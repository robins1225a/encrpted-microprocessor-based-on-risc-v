==> flow/design.v <==
`timescale 1ns / 1ps
module write_rc4(input [3:0] addi,in,addo,
             input clk,wr_1,rd_1,
             output[3:0] out,
             output [31:0] final_out
    );
    reg [3:0] memory [0:15];
    reg [3:0] temp_out;
    assign out=temp_out;
    always @ (posedge clk)
    begin  
             if(wr_1 && !rd_1)
                memory[addi] <= in;
             else if (rd_1 && !wr_1)
               temp_out<=memory[addo];
    end
    wire [3:0] xor0, xor1, xor2, xor3, xor4, xor5, xor6, xor7;
    assign xor0 = memory[0] ^ memory[2];
    assign xor1 = memory[1] ^ memory[3];
    assign xor2 = memory[4] ^ memory[6];
    assign xor3 = memory[5] ^ memory[7];
    assign xor4 = memory[8] ^ memory[10];
    assign xor5 = memory[9] ^ memory[11];
    assign xor6 = memory[12] ^ memory[14];
    assign xor7 = memory[13] ^ memory[15];
    assign final_out = {xor0, xor1, xor2, xor3, xor4, xor5, xor6, xor7};
endmodule
; Step by step through the tools: write_rc4
; What the tools print for write_rc4, step after step.
; Lines are those of the file above, counted from 1.
; A cell with -- has no value.
[setup]
top_module = write_rc4
clock = clk
library = sky130hd
corner = tt_025C_1v80

; Word-level counts
; Counts by Yosys on the flattened word-level netlist (proc, flatten, opt, wreduce; memories kept). Register bits leave out memories and registers merged into their read ports (data or address); mux counts leave out enables and synchronous resets folded into registers. Print and check cells are left out. Cells with the same type and inputs are merged into one.
; Memory sizes are those after Yosys's memory passes, which may raise the word count (mostly to a power of two), join words into wider ones and drop unused or constant bits.
[word_totals]
register_bits = 0
latchBits = 0
mem_bits_rw = 64
mem_bits_ro = 0
n_memories = 1
input_bits = 15
output_inout_bits = 36
wordCells = 18
[memory_table]
columns = name, size, width, line
row1 = memory, 16, 4, 7  ; reg [3:0] memory [0:15];
[op_classes]
n_addsub = 0
n_mul = 0
div_mod_pow = 0
n_cmp = 0
n_eq = 0
shifts = 0
n_mux = 3
n_logic = 9
reduce_logical = 5
[op_table]
columns = op, count
row1 = bitwise XOR 4 bit, 8
row2 = two-way mux 4 bit, 2
row3 = logical AND 1 bit, 2
row4 = logical NOT 1 bit, 2
row5 = AND reduction 2 bit, 1
row6 = inverter 1 bit, 1
row7 = two-way mux 1 bit, 1

; Logic depth
; Depth = most cells in a row (Yosys ltp): at word level without a register or memory, in the mapped netlist without a sequential cell, where the memories' decode and read muxes count.
[depth]
ltp_word = 4
ABC_AREA = 0
mapped_depth = 5
ltp_nobuf = 3

; Mapped cells and area
; The flow's flattened synthesis, as Yosys stat reports it; memories are mapped. The netlist is that of the ABC_AREA named above (0 if unset); the other value can give another one.
[synth_totals]
cells = 164
mapped_area_um2 = 3011.6
ff_cells = 68
buffers = 4
[types]
columns = cell_type, count
row1 = sky130_fd_sc_hd__edfxtp_1, 68
row2 = sky130_fd_sc_hd__mux4_1, 15
row3 = sky130_fd_sc_hd__xor2_1, 32
row4 = sky130_fd_sc_hd__nor2_1, 13
row5 = sky130_fd_sc_hd__nand3_1, 8
row6 = sky130_fd_sc_hd__a22oi_1, 3
row7 = sky130_fd_sc_hd__mux4_2, 1
row8 = sky130_fd_sc_hd__nand2_1, 6
row9 = sky130_fd_sc_hd__buf_12, 1
row10 = sky130_fd_sc_hd__nor3_1, 4
row11 = sky130_fd_sc_hd__nand2b_1, 3
row12 = sky130_fd_sc_hd__nor2b_1, 3
row13 = sky130_fd_sc_hd__a22oi_2, 1
row14 = sky130_fd_sc_hd__buf_6, 1
row15 = sky130_fd_sc_hd__nand4bb_1, 1
row16 = sky130_fd_sc_hd__buf_2, 2
row17 = sky130_fd_sc_hd__nand4b_1, 1
row18 = sky130_fd_sc_hd__nor3b_1, 1

; Timing after synthesis
; Path of least setup slack by OpenSTA after synthesis, without wires, with an ideal clock, recovery checks aside; 20% of the period is set as input and as output delay. Where synthesis merged equal registers, the netlist keeps one of their names.
[synth_timing]
path_kind = input -> register
from = in addo[1]
to = reg temp_out[2]
clock_period_ns = 1.86
setup_time_ns = 0.260
arrival_time_ns = 1.305
path_slack_ns = 0.295
delay_ns = 1.193
stages = 4
n_path_buf = 1
synth_period_reached_ns = 1.565
; "delay_ns" = arrival - input delay + setup time.
; "stages": output pins that drive a net of the path, with the launching flip-flop's if there is one; two outputs of one cell count as two.
; "synth_period_reached_ns" is the clock period less the worst setup slack; recovery checks do not enter. This is arithmetic on one report: input and output delays are still those of the set period (20% each).
[synth_between]
cell_sequence = sky130_fd_sc_hd__buf_2 sky130_fd_sc_hd__mux4_1 sky130_fd_sc_hd__a22oi_2 sky130_fd_sc_hd__nand3_1
[synth_rtl]
columns = element, line
row1 = start: declaration, 2  ; module write_rc4(input [3:0] addi,in,addo,
row2 = end: declaration, 8  ; reg [3:0] temp_out;
; Chain of elaborated cells between the ends: none given.

; Worst path after layout
; Path of least setup slack in the final report of run A (OpenROAD, finished layout, wires in). Where an end is a register, its clock arrival counts in the times.
[layout_timing]
path_kind = input -> register
from = in addo[0]
to = reg temp_out[3]
clock_period_ns = 1.55
setup_time_ns = 0.25
arrival_time_ns = 1.60
path_slack_ns = 0.04
stages = 5
n_path_buf = 2
[layout_between]
cell_sequence = sky130_fd_sc_hd__clkdlybuf4s15_2 sky130_fd_sc_hd__buf_12 sky130_fd_sc_hd__mux4_1 sky130_fd_sc_hd__a22oi_1 sky130_fd_sc_hd__nand3_1
[layout_rtl]
columns = element, line
row1 = start: declaration, 2  ; module write_rc4(input [3:0] addi,in,addo,
row2 = end: declaration, 8  ; reg [3:0] temp_out;
; Chain of elaborated cells between the ends: none given.

Wiki page: write_rc4 / flow data

Record of 2 stored runs of the RTL-to-layout flow on write_rc4, platform sky130hd. The runs are unordered. Constraints: input delay and output delay 20% of the set period each, output load 0.01 pF.
"worst_path_time_ns": the worst setup path's part of the clock period (all of it between registers, 20% less for each end at a port) less its slack. A launch clock that arrives late makes it longer, a capture clock that arrives late makes it shorter.
"total_power_uw" is the tool's figure for a default switching activity; nothing was simulated.

# run A
==> flow/run.sh <==
#!/bin/bash
# the make line also repeats the synthesis and layout settings of config.mk as NAME=value (left out here)
make -C /OpenROAD-flow-scripts/flow DESIGN_CONFIG=/design/flow/config.mk WORK_HOME=/design/flow/orfs CLKGATE_MAP_FILE= finish
==> flow/config.mk <==
export PLATFORM = sky130hd
export DESIGN_NAME = write_rc4
export DESIGN_NICKNAME = write_rc4
export VERILOG_FILES = /design/flow/design.v
export SDC_FILE = /design/flow/constraint.sdc
export NUM_CORES = 4
export LEC_CHECK = 0
export ABC_AREA = 0
export CAP_MARGIN = 20
export CELL_PAD_IN_SITES_GLOBAL_PLACEMENT = 0
export CORE_ASPECT_RATIO = 1.95
export CORE_MARGIN = 2
export CORE_UTILIZATION = 54
export GPL_ROUTABILITY_DRIVEN = 1
export MAX_ROUTING_LAYER = met4
export PLACE_DENSITY_LB_ADDON = 0.15
export SETUP_SLACK_MARGIN = 0.03
export SLEW_MARGIN = 30
export TNS_END_PERCENT = 70
==> flow/constraint.sdc <==
create_clock -name core_clock -period 1.55 [get_ports {clk}]
set_input_delay 0.3100 -clock core_clock [delete_from_list [all_inputs] [get_ports {clk}]]
set_output_delay 0.3100 -clock core_clock [all_outputs]
set_load 0.01 [all_outputs]

==> run A: results <==
final_cell_area_um2=3872.5
hold_worst_slack_ns=0.767
dieArea_um2=6224.2
worst_path_time_ns=1.20
critical_path_kind="input -> register"
total_power_uw=3471
synthesis_area_um2=3011.6
setupTns_ns=0.000
worst_setup_slack_ns=0.042

# run B
==> flow/run.sh <==
#!/bin/bash
# the make line also repeats the synthesis and layout settings of config.mk as NAME=value (left out here)
make -C /OpenROAD-flow-scripts/flow DESIGN_CONFIG=/design/flow/config.mk WORK_HOME=/design/flow/orfs CLKGATE_MAP_FILE= finish
==> flow/config.mk <==
export PLATFORM = sky130hd
export DESIGN_NAME = write_rc4
export DESIGN_NICKNAME = write_rc4
export VERILOG_FILES = /design/flow/design.v
export SDC_FILE = /design/flow/constraint.sdc
export NUM_CORES = 4
export LEC_CHECK = 0
export CAP_MARGIN = 20
export CORE_MARGIN = 2
export CORE_UTILIZATION = 40
export SETUP_SLACK_MARGIN = 0.14
export SLEW_MARGIN = 20
==> flow/constraint.sdc <==
create_clock -name core_clock -period 1.85 [get_ports {clk}]
set_input_delay 0.3700 -clock core_clock [delete_from_list [all_inputs] [get_ports {clk}]]
set_output_delay 0.3700 -clock core_clock [all_outputs]
set_load 0.01 [all_outputs]

==> run B: results <==
final_cell_area_um2=3966.3
hold_worst_slack_ns=0.809
dieArea_um2=8239.2
worst_path_time_ns=1.31
critical_path_kind="input -> register"
total_power_uw=2942
synthesis_area_um2=3011.6
setupTns_ns=0.000
worst_setup_slack_ns=0.173
